==> flow/design.v <==
module bitbrick (
    input [1:0] x,
    input s_x,
    input [1:0] y,
    input s_y,
    input [2:0] shift,
    output [9:0] prod
    );
    wire [2:0] x1, y1;
    wire [5:0] p0, p1, p2;
    wire [5:0] p3 = 6'b101000;
    wire [5:0] p;
    assign x1[1:0] = x[1:0];
    assign y1[1:0] = y[1:0];
    assign x1[2] = s_x & x[1];
    assign y1[2] = s_y & y[1];
    assign p0 = {~(y1[0] & x1[2]), y1[0] & x1[1], y1[0] & x1[0]};
    assign p1 = {~(y1[1] & x1[2]), y1[1] & x1[1], y1[1] & x1[0]} << 1;
    assign p2 = {y1[2] & x1[2], ~(y1[2] & x1[1]), ~(y1[2] & x1[0]) } << 2;
    assign p = p0 + p1 + p2 + p3;    
    assign prod = (($signed(p) << 4) >>> 4) << shift; 
endmodule
module bitfusion_top #(parameter COL_WIDTH=13) (
    input clk,
    input [7:0] in,
    input [31:0] weight,
    input [(COL_WIDTH*4)-1:0] psum_in,
    input [3:0] in_width,
    input [3:0] weight_width,
    input s_in,
    input s_weight,
    output [(COL_WIDTH*4)-1:0] psum_fwd  
    );
    reg [7:0] in_reg;
    reg [31:0] weight_reg;
    reg [(COL_WIDTH*4)-1:0] psum_in_reg;
    reg [3:0] in_width_reg;
    reg [3:0] weight_width_reg;
    reg s_in_reg;
    reg s_weight_reg;
    fusion_unit fu0(
        .clk(clk),
        .in(in_reg),
        .weight(weight_reg),
        .psum_in(psum_in_reg),
        .in_width(in_width_reg),
        .weight_width(weight_width_reg),
        .s_in(s_in_reg),
        .s_weight(s_weight_reg),
        .psum_fwd(psum_fwd)
    );
    always @(posedge clk) begin
        in_reg <= in;
        weight_reg <= weight;
        psum_in_reg <= psum_in;
        in_width_reg <= in_width;
        weight_width_reg <= weight_width;
        s_in_reg <= s_in;
        s_weight_reg <= s_weight;
    end
endmodule
module fusion_subunit #(parameter COL_WIDTH=13) (
    input [9:0] p0,
    input [9:0] p1,
    input [9:0] p2,
    input [9:0] p3,
    input [3:0] shift,
    input split_column,  
    input sign,
    output [(COL_WIDTH*2)-1:0] sum
    );
    wire [COL_WIDTH-1:0] col1, col2;
    wire [(COL_WIDTH*2)-1:0] total;
    wire [(COL_WIDTH*2)-1:0] stotal = $signed(col1)+$signed(col2); 
    wire [COL_WIDTH-1:0] scol1 = $signed(p0)+$signed(p2); 
    wire [COL_WIDTH-1:0] scol2 = $signed(p1)+$signed(p3); 
    assign col1 = sign ? scol1 : p0 + p2;
    assign col2 = sign ? scol2 : p1 + p3;
    assign total = sign ? stotal : col1 + col2;
    assign sum = split_column ? {col2, col1} : total << shift;
endmodule    
module fusion_unit #(parameter COL_WIDTH=13) (
    input clk,
    input [7:0] in,
    input [31:0] weight,
    input [(COL_WIDTH*4)-1:0] psum_in,
    input [3:0] in_width,
    input [3:0] weight_width,
    input s_in,
    input s_weight,
    output reg [(COL_WIDTH*4)-1:0] psum_fwd  
    );
    wire [2:0] shift0;
    wire [2:0] shift1;
    wire [2:0] shift2;
    wire [2:0] shift3;
    wire [2:0] shift4;
    wire [2:0] shift5;
    wire [2:0] shift6;
    wire [2:0] shift7;
    wire [2:0] shift8;
    wire [2:0] shift9;
    wire [2:0] shift10;
    wire [2:0] shift11;
    wire [2:0] shift12;
    wire [2:0] shift13;
    wire [2:0] shift14;
    wire [2:0] shift15;
    wire [3:0] big_shift0, big_shift1, big_shift2, big_shift3;
    wire [9:0] prod0;
    wire [9:0] prod1;
    wire [9:0] prod2;
    wire [9:0] prod3;
    wire [9:0] prod4;
    wire [9:0] prod5;
    wire [9:0] prod6;
    wire [9:0] prod7;
    wire [9:0] prod8;
    wire [9:0] prod9;
    wire [9:0] prod10;
    wire [9:0] prod11;
    wire [9:0] prod12;
    wire [9:0] prod13;
    wire [9:0] prod14;
    wire [9:0] prod15;
    wire [(COL_WIDTH*2)-1:0] sum0, sum1, sum2, sum3;
    wire [3:0] weight_signed, in_signed;
    wire [31:0] weight_bb = (in_width[3:2] == 2'b00) ? weight : (in_width[3] == 1'b1) ? 
                            {weight[7:0], weight[7:0], weight[7:0], weight[7:0]} : 
                            {weight[15:8], weight[15:8], weight[7:0], weight[7:0]};
    shift_lookup sl(
        .in_width(in_width),
        .weight_width(weight_width),
        .row0({shift3, shift2, shift1, shift0}),
        .row1({shift7, shift6, shift5, shift4}),
        .row2({shift11, shift10, shift9, shift8}),
        .row3({shift15, shift14, shift13, shift12}),
        .big_shift({big_shift3, big_shift2, big_shift1, big_shift0})
    );
    sign_lookup signlu(
        .in_width(in_width),
        .weight_width(weight_width),
        .in_signed(in_signed),
        .weight_signed(weight_signed)
    );
    bitbrick bb0(
        .x(in[1:0]),
        .s_x(s_in & in_signed[0]),
        .y(weight_bb[1:0]),
        .s_y(s_weight & weight_signed[0]),
        .shift(shift0),
        .prod(prod0)
    );
    bitbrick bb1(
        .x(in[1:0]),
        .s_x(s_in & in_signed[0]),
        .y(weight_bb[3:2]),
        .s_y(s_weight & weight_signed[1]),
        .shift(shift1),
        .prod(prod1)
    );
    bitbrick bb2(
        .x(in[1:0]),
        .s_x(s_in & in_signed[0]),
        .y(weight_bb[5:4]),
        .s_y(s_weight & weight_signed[2]),
        .shift(shift2),
        .prod(prod2)
    );
    bitbrick bb3(
        .x(in[1:0]),
        .s_x(s_in & in_signed[0]),
        .y(weight_bb[7:6]),
        .s_y(s_weight & weight_signed[3]),
        .shift(shift3),
        .prod(prod3)
    );
    bitbrick bb4(
        .x(in[3:2]),
        .s_x(s_in & in_signed[1]),
        .y(weight_bb[9:8]),
        .s_y(s_weight & weight_signed[0]),
        .shift(shift4),
        .prod(prod4)
    );
    bitbrick bb5(
        .x(in[3:2]),
        .s_x(s_in & in_signed[1]),
        .y(weight_bb[11:10]),
        .s_y(s_weight & weight_signed[1]),
        .shift(shift5),
        .prod(prod5)
    );
    bitbrick bb6(
        .x(in[3:2]),
        .s_x(s_in & in_signed[1]),
        .y(weight_bb[13:12]),
        .s_y(s_weight & weight_signed[2]),
        .shift(shift6),
        .prod(prod6)
    );
    bitbrick bb7(
        .x(in[3:2]),
        .s_x(s_in & in_signed[1]),
        .y(weight_bb[15:14]),
        .s_y(s_weight & weight_signed[3]),
        .shift(shift7),
        .prod(prod7)
    );
    bitbrick bb8(
        .x(in[5:4]),
        .s_x(s_in & in_signed[2]),
        .y(weight_bb[17:16]),
        .s_y(s_weight & weight_signed[0]),
        .shift(shift8),
        .prod(prod8)
    );  
    bitbrick bb9(
        .x(in[5:4]),
        .s_x(s_in & in_signed[2]),
        .y(weight_bb[19:18]),
        .s_y(s_weight & weight_signed[1]),
        .shift(shift9),
        .prod(prod9)
    );  
    bitbrick bb10(
        .x(in[5:4]),
        .s_x(s_in & in_signed[2]),
        .y(weight_bb[21:20]),
        .s_y(s_weight & weight_signed[2]),
        .shift(shift10),
        .prod(prod10)
    ); 
    bitbrick bb11(
        .x(in[5:4]),
        .s_x(s_in & in_signed[2]),
        .y(weight_bb[23:22]),
        .s_y(s_weight & weight_signed[3]),
        .shift(shift11),
        .prod(prod11)
    );  
    bitbrick bb12(
        .x(in[7:6]),
        .s_x(s_in & in_signed[3]),
        .y(weight_bb[25:24]),
        .s_y(s_weight & weight_signed[0]),
        .shift(shift12),
        .prod(prod12)
    );  
    bitbrick bb13(
        .x(in[7:6]),
        .s_x(s_in & in_signed[3]),
        .y(weight_bb[27:26]),
        .s_y(s_weight & weight_signed[1]),
        .shift(shift13),
        .prod(prod13)
    ); 
    bitbrick bb14(
        .x(in[7:6]),
        .s_x(s_in & in_signed[3]),
        .y(weight_bb[29:28]),
        .s_y(s_weight & weight_signed[2]),
        .shift(shift14),
        .prod(prod14)
    ); 
    bitbrick bb15(
        .x(in[7:6]),
        .s_x(s_in & in_signed[3]),
        .y(weight_bb[31:30]),
        .s_y(s_weight & weight_signed[3]),
        .shift(shift15),
        .prod(prod15)
    ); 
    fusion_subunit #(.COL_WIDTH(COL_WIDTH)) fs0 (
        .p0(prod0),
        .p1(prod1),
        .p2(prod4),
        .p3(prod5),
        .shift(big_shift0),
        .split_column(weight_width[1] || weight_width[0]),        
        .sign(s_in | s_weight),
        .sum(sum0)
    );
    fusion_subunit #(.COL_WIDTH(COL_WIDTH))  fs1 (
        .p0(prod2),
        .p1(prod3),
        .p2(prod6),
        .p3(prod7),
        .shift(big_shift1),
        .split_column(weight_width[1] || weight_width[0]),        
        .sign(s_in | s_weight),
        .sum(sum1)
    );
    fusion_subunit #(.COL_WIDTH(COL_WIDTH))  fs2 (
        .p0(prod8),
        .p1(prod9),
        .p2(prod12),
        .p3(prod13),
        .shift(big_shift2),
        .split_column(weight_width[1] || weight_width[0]),
        .sign(s_in | s_weight),
        .sum(sum2)
    );
    fusion_subunit #(.COL_WIDTH(COL_WIDTH))  fs3 (
        .p0(prod10),
        .p1(prod11),
        .p2(prod14),
        .p3(prod15),
        .shift(big_shift3),
        .split_column(weight_width[1] || weight_width[0]),
        .sign(s_in | s_weight),
        .sum(sum3)
    );
    wire [(COL_WIDTH*4)-1:0] stotal = $signed(sum0) + $signed(sum1) + $signed(sum2) + $signed(sum3) + $signed(psum_in) ;
    always @(posedge clk) begin
        casez (weight_width)
                4'b1000: begin  
                            psum_fwd[(COL_WIDTH*2)-1:0] <= (s_in | s_weight) ? stotal[(COL_WIDTH*2)-1:0] : sum0 + sum1 + sum2 + sum3 + psum_in;
                            psum_fwd[(COL_WIDTH*4)-1:(COL_WIDTH*2)] <= (s_in | s_weight) ? stotal[(COL_WIDTH*4)-1:(COL_WIDTH*2)] : {(COL_WIDTH*2){1'b0}};
                        end
                4'b0100: begin  
                            psum_fwd[(COL_WIDTH*2)-1:0] <= sum0 + sum2 + psum_in[(COL_WIDTH*2)-1:0];
                            psum_fwd[(COL_WIDTH*4)-1:(COL_WIDTH*2)] <= sum1 + sum3 + psum_in[(COL_WIDTH*4)-1:(COL_WIDTH*2)];
                        end
                4'b00zz: begin  
                            psum_fwd[(COL_WIDTH)-1:0] <= sum0[(COL_WIDTH)-1:0] + sum2[(COL_WIDTH)-1:0] + psum_in[(COL_WIDTH)-1:0];
                            psum_fwd[(COL_WIDTH*2)-1:COL_WIDTH] <= sum0[(COL_WIDTH*2)-1:COL_WIDTH] + sum2[(COL_WIDTH*2)-1:COL_WIDTH] + psum_in[(COL_WIDTH*2)-1:COL_WIDTH];
                            psum_fwd[(COL_WIDTH*3)-1:COL_WIDTH*2] <= sum1[(COL_WIDTH)-1:0] + sum3[(COL_WIDTH)-1:0] + psum_in[(COL_WIDTH*3)-1:COL_WIDTH*2];
                            psum_fwd[(COL_WIDTH*4)-1:COL_WIDTH*3] <= sum1[(COL_WIDTH*2)-1:COL_WIDTH] + sum3[(COL_WIDTH*2)-1:COL_WIDTH] + psum_in[(COL_WIDTH*4)-1:COL_WIDTH*3];
                        end
        endcase        
    end
endmodule
module shift_lookup (
    input [3:0] in_width,
    input [3:0] weight_width,
    output reg [11:0] row0,
    output reg [11:0] row1,
    output reg [11:0] row2,
    output reg [11:0] row3,
    output reg [15:0] big_shift
    );
    always @(*) begin
        casez ({weight_width, in_width})
            8'b00zz0100: begin
                        row0 = 12'b0;               
                        row1 = 12'b010010010010;
                        row2 = 12'b0;
                        row3 = 12'b010010010010;
                        end
            8'b00zz1000: begin
                        row0 = 12'b0;              
                        row1 = 12'b010010010010;
                        row2 = 12'b100100100100;
                        row3 = 12'b110110110110;
                        end
            8'b010000zz: 
                        begin
                        row0 = 12'b010000010000;   
                        row1 = 12'b010000010000;
                        row2 = 12'b010000010000;
                        row3 = 12'b010000010000;
                        end
            8'b100000zz: begin
                        row0 = 12'b110100010000;   
                        row1 = 12'b110100010000;   
                        row2 = 12'b110100010000;   
                        row3 = 12'b110100010000;
                        end
            8'bzz00zz00: begin
                        row0 = 12'b010000010000;   
                        row1 = 12'b100010100010;
                        row2 = 12'b010000010000; 
                        row3 = 12'b100010100010;   
                        end                    
            default: begin
                    row0 = 12'b0; 
                    row1 = 12'b0;
                    row2 = 12'b0;
                    row3 = 12'b0;
                    end
        endcase
        case ({weight_width, in_width}) 
            8'b01001000: big_shift = 16'b0100010000000000;  
            8'b10000100: big_shift = 16'b0100000001000000;  
            8'b10001000: big_shift = 16'b1000010001000000;  
            default: big_shift = 16'b0;
        endcase
    end
endmodule    
module sign_lookup (
    input [3:0] in_width,
    input [3:0] weight_width,
    output reg [3:0] in_signed,
    output reg [3:0] weight_signed
    );
    always @(*) begin
        case (in_width)
            4'b0001,
            4'b0010: in_signed = 4'b1111;
            4'b0100: in_signed = 4'b1010;
            4'b1000: in_signed = 4'b1000;
            default: in_signed = 4'b1000;
        endcase
        case (weight_width)
            4'b0001,
            4'b0010: weight_signed = 4'b1111;
            4'b0100: weight_signed = 4'b1010;
            4'b1000: weight_signed = 4'b1000;
            default: weight_signed = 4'b1000;
        endcase
    end
endmodule
* Tool chain data of bitfusion_top
Tool output for the design above, in the order of the flow. Lines are those of the file above, counted from 1. Operators carry their Yosys type and port widths (W data, S select, Z words). Cell names lack the library's common part. The mark - stands for no value.
Design: top bitfusion_top, clock clk, library sky130hd, corner tt_025C_1v80

* Elaborated design
Source: Yosys, flattened and elaborated, memories not mapped. Widths are those after wreduce. Registers that Yosys merges into a memory's read port (data or address) are not register bits. Print and check cells do not count.
Storage and ports: input port bits 103, flip-flop bits (word level) 154
Cells by class: shifts and indexed selects 20, mux-type cells 33, equality and inequality tests 14, bitwise logic cells 237, reduce/logical cells 8, $add $sub $neg 92
Operators with widths (count):
- $mux W26 | 10
- $add A26 B26 Y26 | 8
- $add A10 B10 Y11 | 16
- $and A1 B1 Y1 | 170
- $shl A6 B3 Y10 | 16
- $pmux W13 S3 | 4
- $add A13 B13 Y14 | 8
- $add A13 B13 Y13 | 8
- $shl A26 B4 Y26 | 4
- $mux W13 | 8
- $add A5 B5 Y6 | 16
- $add A6 B6 Y6 const B | 16
- $pmux W12 S4 | 2
- $add A3 B4 Y5 | 16
- $pmux W12 S3 | 2
- $not A1 Y1 | 64
- $mux W32 | 2
- $add A52 B26 Y52 | 1
- $add A52 B52 Y52 | 1
- $pmux W16 S3 | 1
- $add A27 B26 Y28 | 1
- $add A26 B26 Y27 | 1
- $eq A8 B8 Y1 const B | 2
- $mux W12 | 1
- $pmux W3 S2 | 2
- $mux W11 | 1
- $eq A4 B1 Y1 const B | 2
- $eq A4 B2 Y1 const B | 2
Other operator kinds: 14; their cells: 19.

* Longest topological paths
Yosys ltp: most cells in a row. Word level: on the elaborated netlist, between registers, memories and ports. Mapped: between sequential cells and ports; inverters and the memories' decode and read muxes count.
Logic depth: depth in word-level cells 23, ABC_AREA 0, mapped depth 59, gate-level depth less buffers 56

* Netlist
Source: synth_stat.txt of the flow (Yosys; design flattened, memories mapped). It holds for the ABC_AREA given above (unset counts as 0); a run with the other value may have another netlist. Totals and module areas in this step are rounded.
Cell types:
- fa_1 | count 250, total area 5004.8 um2
- ha_1 | count 356, total area 4.45E+03 um2
- dfxtp_1 | count 102, total area 2.04E+03 um2
- inv_1 | count 522, total area 1.96E+03 um2
- a21oi_1 | count 374, total area 1.87E+03 um2
- edfxtp_1 | count 52, total area 1.56E+03 um2
- xnor2_1 | count 144, total area 1261.21 um2
- nor2_1 | count 314, total area 1178.63 um2
- nand2_1 | count 305, total area 1.14E+03 um2
- o21ai_0 | count 208, total area 1.04E+03 um2
- a21o_1 | count 136, total area 1.02E+03 um2
- xor2_1 | count 85, total area 744.464 um2
- clkbuf_1 | count 127, total area 476.707 um2
- o21bai_1 | count 55, total area 412.896 um2
- mux2i_1 | count 41, total area 410.394 um2
- nor2b_1 | count 60, total area 375.36 um2
- nand2b_1 | count 58, total area 362.848 um2
- and2_1 | count 53, total area 331.568 um2
Not listed: further types 80, cells in them 598.
Synthesis totals: cell area after synthesis 30000 um2, mapped cells 3840, mapped flip-flops 154
The figures by module come from a second, unflattened synthesis with its own total; it is not the netlist above.
Unflattened totals: cells (unflattened synthesis) 4385, area total of the unflattened synthesis 34600 um2
Rows give one instance, submodules left out.
By module:
- fusion_unit | times used 1, area 13500 um2, seq. area 1560 um2, cells 1597
- fusion_subunit #(COL_WIDTH=13) | times used 4, area 2680 um2, seq. area 0.0 um2, cells 376
- bitbrick | times used 16, area 467 um2, seq. area 0.0 um2, cells 66
- bitfusion_top | times used 1, area 2040 um2, seq. area 2040 um2, cells 102
- shift_lookup | times used 1, area 757 um2, seq. area 0.0 um2, cells 109
- sign_lookup | times used 1, area 116 um2, seq. area 0.0 um2, cells 17

* Path before layout
Source: OpenSTA report_checks on the synthesized netlist (no wires, ideal clock, input and output delay 20% of the period each), path of least setup slack; recovery checks are left aside. Register names are those of the netlist, which keeps one name where synthesis merged equal registers.
Timing path after synthesis: path kind register -> register, start point register weight_width_reg[0], end point register fu0.psum_fwd[51], data required time 14.637 ns, path buffers 2, period 14.8 ns, arrival 11.389 ns, stages 49, slack 3.248 ns, setup time 0.163 ns, path delay 11.552 ns, period reached after synthesis 11.552 ns
"path delay" is the arrival time less input delay plus setup time. "stages": output pins that drive a net of the path, with the launching flip-flop's if there is one; two outputs of one cell count as two. "period reached after synthesis" is the clock period less the worst setup slack; recovery checks do not enter. This is arithmetic on one report: input and output delays are still those of the set period (20% each). The rows between start and end are the longest chain of elaborated cells between them; the timing report does not say that the signal goes this way. Where chains are equally long, one stands for them. A line is the first line of the expression or statement that the cell stems from. Yosys adds cells for indexed reads and writes and turns some case tables into memories. A register here has more assigning lines than the two given. The path ends at the data pin of a flip-flop with enable; ways to the enable are not counted.
Between the ends, after synthesis: cell sequence dfxtp_1 or2_2 clkbuf_1 nor2_1 a21oi_1 clkbuf_1 nor2b_1 fa_1 inv_1 ha_1 inv_1 fa_1 xnor2_1 mux4_2 ha_1 o21ai_0 nand2b_1 and3_1 [13 not listed] a41oi_1 o21ai_0 a21oi_1 nand3_1 a221o_1 a31o_2 fa_1 inv_1 ha_1 a21o_1 o21bai_1 a221o_1 or4_1 o21ai_2 a21oi_1 a211oi_2 xnor3_1 o221ai_1, length of the longest elaborated chain 22, elaborated cells on any way between the ends 189, those cells by class add/sub (56); eq/ne (9); shift (20); mux (26); logic (75); reduce/logical (3)
RTL lines, path after synthesis:
- start, declared | RTL line 38 | reg [3:0] weight_width_reg;
- start, assigned | RTL line 57 | weight_width_reg <= weight_width;
- $eq A4 B1 Y1 | RTL line 405 | case (weight_width)
- $reduce_or A2 Y1 | RTL line 405
- $pmux W3 S2 | RTL line 405
- $and A1 B1 Y1 | RTL line 150 | .s_y(s_weight & weight_signed[0]),
- $and A1 B1 Y1 | RTL line 16 | assign y1[2] = s_y & y[1];
- $and A1 B1 Y1 | RTL line 19 | assign p2 = {y1[2] & x1[2], ~(y1[2] & x1[1]), ~(y1[2] & x1[0]) } << 2;
- $not A1 Y1 | RTL line 19
- [8 not listed]
- $mux W26 | RTL line 80 | assign sum = split_column ? {col2, col1} : total << shift;
- $add A26 B26 Y27 | RTL line 314 | wire [(COL_WIDTH*4)-1:0] stotal = $signed(sum0) + $signed(sum1) + $signed(sum2) + $signed(sum3) + $signed(psum ...
- $add A27 B26 Y28 | RTL line 314
- $add A52 B26 Y52 | RTL line 314
- $add A52 B52 Y52 | RTL line 314
- $mux W26 | RTL line 319 | psum_fwd[(COL_WIDTH*4)-1:(COL_WIDTH*2)] <= (s_in | s_weight) ? stotal[(COL_WIDTH*4)-1:(COL_WIDTH*2)] : {(COL_W ...
- $pmux W13 S3 | RTL line 316 | casez (weight_width)
- end, assigned | RTL line 319
- end, assigned | RTL line 323 | psum_fwd[(COL_WIDTH*4)-1:(COL_WIDTH*2)] <= sum1 + sum3 + psum_in[(COL_WIDTH*4)-1:(COL_WIDTH*2)];
- end, declared | RTL line 91 | output reg [(COL_WIDTH*4)-1:0] psum_fwd

* Timing after layout
From the final timing report of run A: the path of least setup slack in the routed layout; clock arrival at registers is part of the times.
Timing path post-layout: path kind register -> register, start point register in_width_reg[0], end point register fu0.psum_fwd[51], slack -4.37 ns, setup time 0.16 ns, period 7.05 ns, stages 51, arrival 11.81 ns, path buffers 2, data required time 7.43 ns
The rows between start and end are the longest chain of elaborated cells between them; the timing report does not say that the signal goes this way. Where chains are equally long, one stands for them. A register here has more assigning lines than the two given.
Between the ends, post-layout: cell sequence dfxtp_4 or2_4 a2111o_1 inv_4 nand2_8 buf_6 nor2_4 fa_1 inv_1 ha_2 inv_2 fa_2 xor2_2 nor2_1 a21oi_2 o21ai_1 ha_1 a41oi_2 [15 not listed] a41oi_2 o21ai_1 a21oi_1 nand3_2 a221o_2 a31o_4 fa_1 inv_2 ha_4 a21o_1 o21bai_2 a221o_1 or4_4 o21ai_4 a21oi_4 a211oi_2 xnor3_1 o221ai_1, length of the longest elaborated chain 23, elaborated cells on any way between the ends 191, those cells by class add/sub (68); eq/ne (8); shift (20); mux (26); logic (66); reduce/logical (3)
RTL lines, path post-layout:
- start, declared | RTL line 37 | reg [3:0] in_width_reg;
- start, assigned | RTL line 56 | in_width_reg <= in_width;
- $eq A4 B1 Y1 | RTL line 398 | case (in_width)
- $reduce_or A2 Y1 | RTL line 398
- $pmux W3 S2 | RTL line 398
- $and A1 B1 Y1 | RTL line 148 | .s_x(s_in & in_signed[0]),
- $and A1 B1 Y1 | RTL line 15 | assign x1[2] = s_x & x[1];
- $and A1 B1 Y1 | RTL line 17 | assign p0 = {~(y1[0] & x1[2]), y1[0] & x1[1], y1[0] & x1[0]};
- $not A1 Y1 | RTL line 17
- [9 not listed]
- $mux W26 | RTL line 80 | assign sum = split_column ? {col2, col1} : total << shift;
- $add A26 B26 Y27 | RTL line 314 | wire [(COL_WIDTH*4)-1:0] stotal = $signed(sum0) + $signed(sum1) + $signed(sum2) + $signed(sum3) + $signed(psum ...
- $add A27 B26 Y28 | RTL line 314
- $add A52 B26 Y52 | RTL line 314
- $add A52 B52 Y52 | RTL line 314
- $mux W26 | RTL line 319 | psum_fwd[(COL_WIDTH*4)-1:(COL_WIDTH*2)] <= (s_in | s_weight) ? stotal[(COL_WIDTH*4)-1:(COL_WIDTH*2)] : {(COL_W ...
- $pmux W13 S3 | RTL line 316 | casez (weight_width)
- end, assigned | RTL line 319
- end, assigned | RTL line 323 | psum_fwd[(COL_WIDTH*4)-1:(COL_WIDTH*2)] <= sum1 + sum3 + psum_in[(COL_WIDTH*4)-1:(COL_WIDTH*2)];
- end, declared | RTL line 91 | output reg [(COL_WIDTH*4)-1:0] psum_fwd

--- measured runs ---
Measured results for bitfusion_top: 2 stored runs of the Yosys and OpenROAD flow on sky130hd. The settings differ; the order carries no meaning. The constraints put input and output delay at 20% of the set period each and load the outputs with 0.01 pF.
"achieved clock period": clock period set for the run, less the worst setup slack. It is reckoned from that one timing run; input and output delays stay at 20% of the period that was set.
By "worst setup path time" is meant the share of the clock period that the worst setup path is allowed (20% is reserved at inputs, 20% at outputs), minus its slack. Clock arrival times at its registers enter into it.
Results are given in rounded form.
[run A] settings: period_ns=7.05, CORE_UTILIZATION=17, SETUP_SLACK_MARGIN=-0.3, PLACE_DENSITY_LB_ADDON=0.08, CORE_ASPECT_RATIO=0.85, CORE_MARGIN=10, CELL_PAD_IN_SITES_DETAIL_PLACEMENT=2, TNS_END_PERCENT=15, SLEW_MARGIN=10, CAP_MARGIN=20
[run A] result: chip area after synthesis (Yosys) 30000 um2, die area 194000 um2, standard-cell area of the final layout 47800 um2, utilization 27.2%, worst setup slack after layout -4.37 ns, total negative slack -172 ns, worst hold slack 0.881 ns, achieved clock period 11.422 ns, worst setup path time 11.42 ns, worst setup path kind register -> register
[run B] settings: period_ns=9.14, CORE_UTILIZATION=49, CORE_MARGIN=8, CELL_PAD_IN_SITES_DETAIL_PLACEMENT=2, TNS_END_PERCENT=80, MIN_ROUTING_LAYER=met2, CAP_MARGIN=20, SLEW_MARGIN=20
[run B] result: did not finish, placement stopped with DPL-0033
--- end ---
